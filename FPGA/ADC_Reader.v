==> flow/design.v <==
module ADC_Reader
(convst,
sck,
sdi,
sdo,
clk,
rst,
debug_convst,
debug_sck,
debug_sdi,
debug_mb,
debug_sdo1,
debug_sdo2
);
output convst;
output sck;
output sdi;
input sdo;
input clk;
input rst;
output debug_convst;
output debug_sck;
output debug_sdi;
output debug_mb;
output [11:0] debug_sdo1;
output [11:0] debug_sdo2;
reg [23:0] t_cyc;
parameter TCYC = 24'hfa0;
wire over2000ns = (t_cyc == TCYC - 1);
always @(posedge clk or posedge rst) begin
 if(rst) 
    t_cyc <= 7'h00;
 else if(over2000ns)
    t_cyc <= 7'h00;
 else
    t_cyc <= t_cyc + 7'h1;
end
reg conv_reg;
reg conv_counter;
assign convst = conv_reg;
assign debug_convst = conv_reg;
reg [11:0] sdo_reg1;
assign debug_sdo1 = sdo_reg1;
reg[11:0] sdo_reg2;
assign debug_sdo2 = sdo_reg2;
reg ch_type;
always  @(posedge clk or posedge rst) begin
    if(rst) begin
		  conv_reg <= 1'b0;
		  conv_counter <= 1'b0;
	 end
	 else if(over2000ns) begin
        conv_reg <= 1'b1;
        conv_counter <= 1'b1;
		  ch_type = ~ch_type;
		  if(ch_type)
		  sdo_reg1 <= data_reg;
		  else
		  sdo_reg2 <= data_reg;
    end
    else if(conv_counter) begin
        conv_reg <= 1'b1;
        conv_counter <= 1'b0;
    end
    else
    conv_reg <= 1'b0;
end
assign debug_mb = sdo;
reg [2:0] sreg;
wire clkfall;
always @(posedge clk or posedge rst) begin
    if(rst) begin
		sreg <= 3'b000;
	 end
    else begin
      sreg <= {sreg[1:0],conv_reg};
	 end
end
assign clkfall = sreg[2] & ~sreg[1];
reg sck_clk;
reg [4:0] sck_clk_counter;
assign sck = sck_clk;
assign debug_sck = sck_clk;
reg sdi_reg;
assign sdi = sdi_reg;
assign debug_sdi = sdi_reg;
reg [6:0] sck_width_counter;
reg [11:0] data_reg;
always @(posedge clk or posedge rst) begin
    if(rst) begin
		  sck_clk <= 1'b0;
		  sck_clk_counter <= 1'b0;
		  sdi_reg <= 1'b0;
		  sck_width_counter <= 1'b0;
		  data_reg <= 12'h0;
	 end
	 else if(clkfall) begin
        sck_clk <= 1'b1;
        sck_clk_counter <= 1'b1;
		  sck_width_counter <= 1'b1;
    end
    else if(sck_clk_counter < 5'b11010) begin
		  if(sck_width_counter == 7'h50) begin
            sck_clk <= ~sck_clk;
				if(sck_clk == 1'b0)
	              data_reg <= {data_reg[10:0], sdo};
				sck_width_counter <= 7'h0;
            sck_clk_counter <= sck_clk_counter + 1'b1;
				if(sck_clk_counter == 5'b10 || sck_clk_counter == 5'b1010)
					sdi_reg <= 1'b1;
				else if(ch_type && sck_clk_counter == 5'b100)
				   sdi_reg <= 1'b1;
				else
					sdi_reg <= 1'b0;
		  end
		  else
		     sck_width_counter <= sck_width_counter + 1'b1;
    end
    else begin
        sck_clk <= 1'b0;
		  sdi_reg <= 1'b0;
	end
end
endmodule
# [Reports on ADC_Reader]
# The steps from the RTL of ADC_Reader to its reports follow in flow order.
# Line numbers count from 1 in the design file above.
# Operators: Yosys type, input widths -> output width; for muxes data width and select width s.
# Cell names lack the library's common part.
# Not given: n/a
[design] design="ADC_Reader" clk_port="clk" cell_library="sky130hd" pvt_corner="tt_025C_1v80"

# [Word-level counts]
# Counts by Yosys on the flattened word-level netlist (proc, flatten, opt, wreduce; memories kept). Register bits leave out memories and registers merged into their read ports (data or address). Print and check cells are left out. Cells with the same type and inputs are merged into one.
[op_classes] n_addsub=3 eq_ne=7 mux=17 logic=6 n_reduce_logical=10 n_cmp=1
[op_table] op="$add 24x1->24 const B" count=1
[op_table] op="$eq 24x12->1 const B" count=1
[op_table] op="$mux 24" count=1
[op_table] op="$mux 7" count=3
[op_table] op="$mux 5" count=3
[op_table] op="$mux 1" count=10
[op_table] op="$add 7x1->7 const B" count=1
[op_table] op="$eq 7x7->1 const B" count=1
[op_table] op="$reduce_and 2->1" count=3
[op_table] op="$reduce_and 3->1" count=2
[op_table] op="$not 1->1" count=5
[op_table] op="$add 5x1->5 const B" count=1
[op_table] op="$eq 5x2->1 const B" count=1
[op_table] op="$eq 5x3->1 const B" count=1
[op_table] op="$eq 5x4->1 const B" count=1
[op_table] op="$lt 5x5->1 const B" count=1
[op_table] op="$reduce_bool 2->1" count=2
[op_table] op="$reduce_and 4->1" count=1
[op_table] op="$ne 3x2->1 const B" count=1
[op_table] op="$ne 2x1->1 const B" count=1
[op_table] op="$and 1x1->1" count=1
[op_table] op="$logic_and 1x1->1" count=1
[op_table] op="$logic_or 1x1->1" count=1
[bits] register_bits=80 output_inout_bits=31 input_bits=3

# [Logic depth]
# Longest topological path by Yosys (ltp), each cell counted once; first at word level (registers and memories cut), then after technology mapping (sequential cells cut; the memories' decode and read muxes count).
[logic_depth] ltp_word=6 ABC_AREA=0 mapped_depth=7

# [Netlist]
# The flow's flattened synthesis, as Yosys stat reports it; memories are mapped. The netlist is that of the ABC_AREA named above (0 if unset); the other value can give another one.
[mapped] mapped_cells=249 sequential_area_um2=2127.0 ff_cells=80 buf_cells=9 yosys_area_um2=3335.7
[types] cell="dfrtp_1" count=55 type_area_um2=1376.32
[types] cell="edfxtp_1" count=25 type_area_um2=750.72
[types] cell="xnor2_1" count=19 type_area_um2=166.41
[types] cell="mux2_2" count=13 type_area_um2=146.39
[types] cell="ha_1" count=6 type_area_um2=75.072
[types] cell="nand3_1" count=14 type_area_um2=70.067
[types] cell="nor2_1" count=16 type_area_um2=60.058
[types] cell="nand2_1" count=15 type_area_um2=56.304
[types] cell="xor2_1" count=6 type_area_um2=52.55
[types] cell="nand4_1" count=7 type_area_um2=43.792
[types] cell="nor4_4" count=2 type_area_um2=42.541
[types] cell="nand2b_1" count=5 type_area_um2=31.28
[types] cell="nor4_1" count=5 type_area_um2=31.28
[types] cell="buf_4" count=4 type_area_um2=30.029
[types] cell="inv_1" count=8 type_area_um2=30.029
[types] cell="a21oi_1" count=5 type_area_um2=25.024
[types] cell="and2_1" count=4 type_area_um2=25.024
[types] cell="and3_1" count=4 type_area_um2=25.024
# Not listed: further types 22, cells in them 36.

# [Path before layout]
# Source: OpenSTA report_checks on the synthesized netlist (no wires, ideal clock, input and output delay 20% of the period each), path of least setup slack; recovery checks are left aside. Register names are those of the netlist, which keeps one name where synthesis merged equal registers.
[synth_path] kind="input to register" startpoint="in rst" endpoint="reg sdo_reg1[0]" in_delay_ns=0.574 n_path_buf=0 clock_period_ns=2.87 arrival_time_ns=2.327 setup_slack_ns=0.188 t_first_pin_ns=0.574 path_delay_ns=2.109 required_time_ns=2.514 path_stages=2 synth_period_reached_ns=2.682
# "path_delay_ns" is the arrival time less input delay plus setup time.
# "path_stages" counts driving pins, that of a launching flip-flop among them; a cell with two outputs on the path counts twice.
# "synth_period_reached_ns" is the clock period less the worst setup slack; recovery checks do not enter. This is arithmetic on one report: input and output delays are still those of the set period (20% each).
# Between the ends stands the longest chain of elaborated cells between them, by number of cells; it is not shown to be the way that was timed. Of several equally long chains one is given.
# Each line given opens the expression or statement behind the cell; cells for indexed reads and writes are added by Yosys, which also makes memories of some case tables.
[synth_via] path_cell_list="inv_1 > and3_1" elab_chain_len=2
[synth_lines] element="start, declared" line=20 source="input rst;"
[synth_lines] element="$not 1->1"
[synth_lines] element="$reduce_and 3->1"
[synth_lines] element="end, assigned" line=57 source="sdo_reg1 <= data_reg;"
[synth_lines] element="end, declared" line=42 source="reg [11:0] sdo_reg1;"

# [Worst path after layout]
# Path of least setup slack in the final report of stored run 1 (OpenROAD, finished layout, wires in). Where an end is a register, its clock arrival counts in the times.
[layout_path] kind="register to register" startpoint="reg t_cyc[0]" endpoint="reg sdo_reg1[0]" setup_slack_ns=1.13 required_time_ns=3.98 t_first_pin_ns=0.34 n_path_buf=0 arrival_time_ns=2.85 clock_period_ns=4.0 path_stages=6
# Between the ends stands the longest chain of elaborated cells between them, by number of cells; it is not shown to be the way that was timed. Of several equally long chains one is given.
# At most two assigning lines are given for a register; there are more.
[layout_via] path_cell_list="dfrtp_1 > ha_1 > nand4_2 > or4_4 > nor4_4 > and3_1" elab_chain_len=2
[layout_lines] element="start, declared" line=27 source="reg [23:0] t_cyc;"
[layout_lines] element="start, assigned" line=32 source="t_cyc <= 7'h00;"
[layout_lines] element="start, assigned" line=36 source="t_cyc <= t_cyc + 7'h1;"
[layout_lines] element="$eq 24x12->1" line=29 source="wire over2000ns = (t_cyc == TCYC - 1);"
[layout_lines] element="$reduce_and 3->1"
[layout_lines] element="end, assigned" line=57 source="sdo_reg1 <= data_reg;"
[layout_lines] element="end, declared" line=42 source="reg [11:0] sdo_reg1;"

# ADC_Reader through Yosys and OpenROAD on sky130hd: 2 stored runs, unordered, with their settings and measured results. The constraints put input and output delay at 20% of the set period each and load the outputs with 0.01 pF.
# "achievedPeriod_ns" is the run's clock period less its worst setup slack. It is reckoned from that one timing run; input and output delays stay at 20% of the period that was set.
run="stored run 1" settings period_ns=4.0 CORE_UTILIZATION=56 SETUP_SLACK_MARGIN=0.69 PLACE_DENSITY_LB_ADDON=0.16 CELL_PAD_IN_SITES_DETAIL_PLACEMENT=1 GPL_TIMING_DRIVEN=1 GPL_ROUTABILITY_DRIVEN=1 CTS_CLUSTER_SIZE=24 CTS_CLUSTER_DIAMETER=50 SLEW_MARGIN=0 CAP_MARGIN=20 CORE_MARGIN=2
run="stored run 1" results synthesis_area_um2=3335.7 die_area_um2=6590.2 post_route_stdcell_area_um2=3870.0 util_pct=66.1 setup_ws_ns=1.132 achievedPeriod_ns=2.868
run="stored run 2" settings period_ns=2.38 CAP_MARGIN=20 CORE_MARGIN=2 CORE_UTILIZATION=40 SLEW_MARGIN=20
run="stored run 2" results synthesis_area_um2=3335.7 die_area_um2=9085.9 post_route_stdcell_area_um2=4046.4 util_pct=49.7 setup_ws_ns=0.255 achievedPeriod_ns=2.125
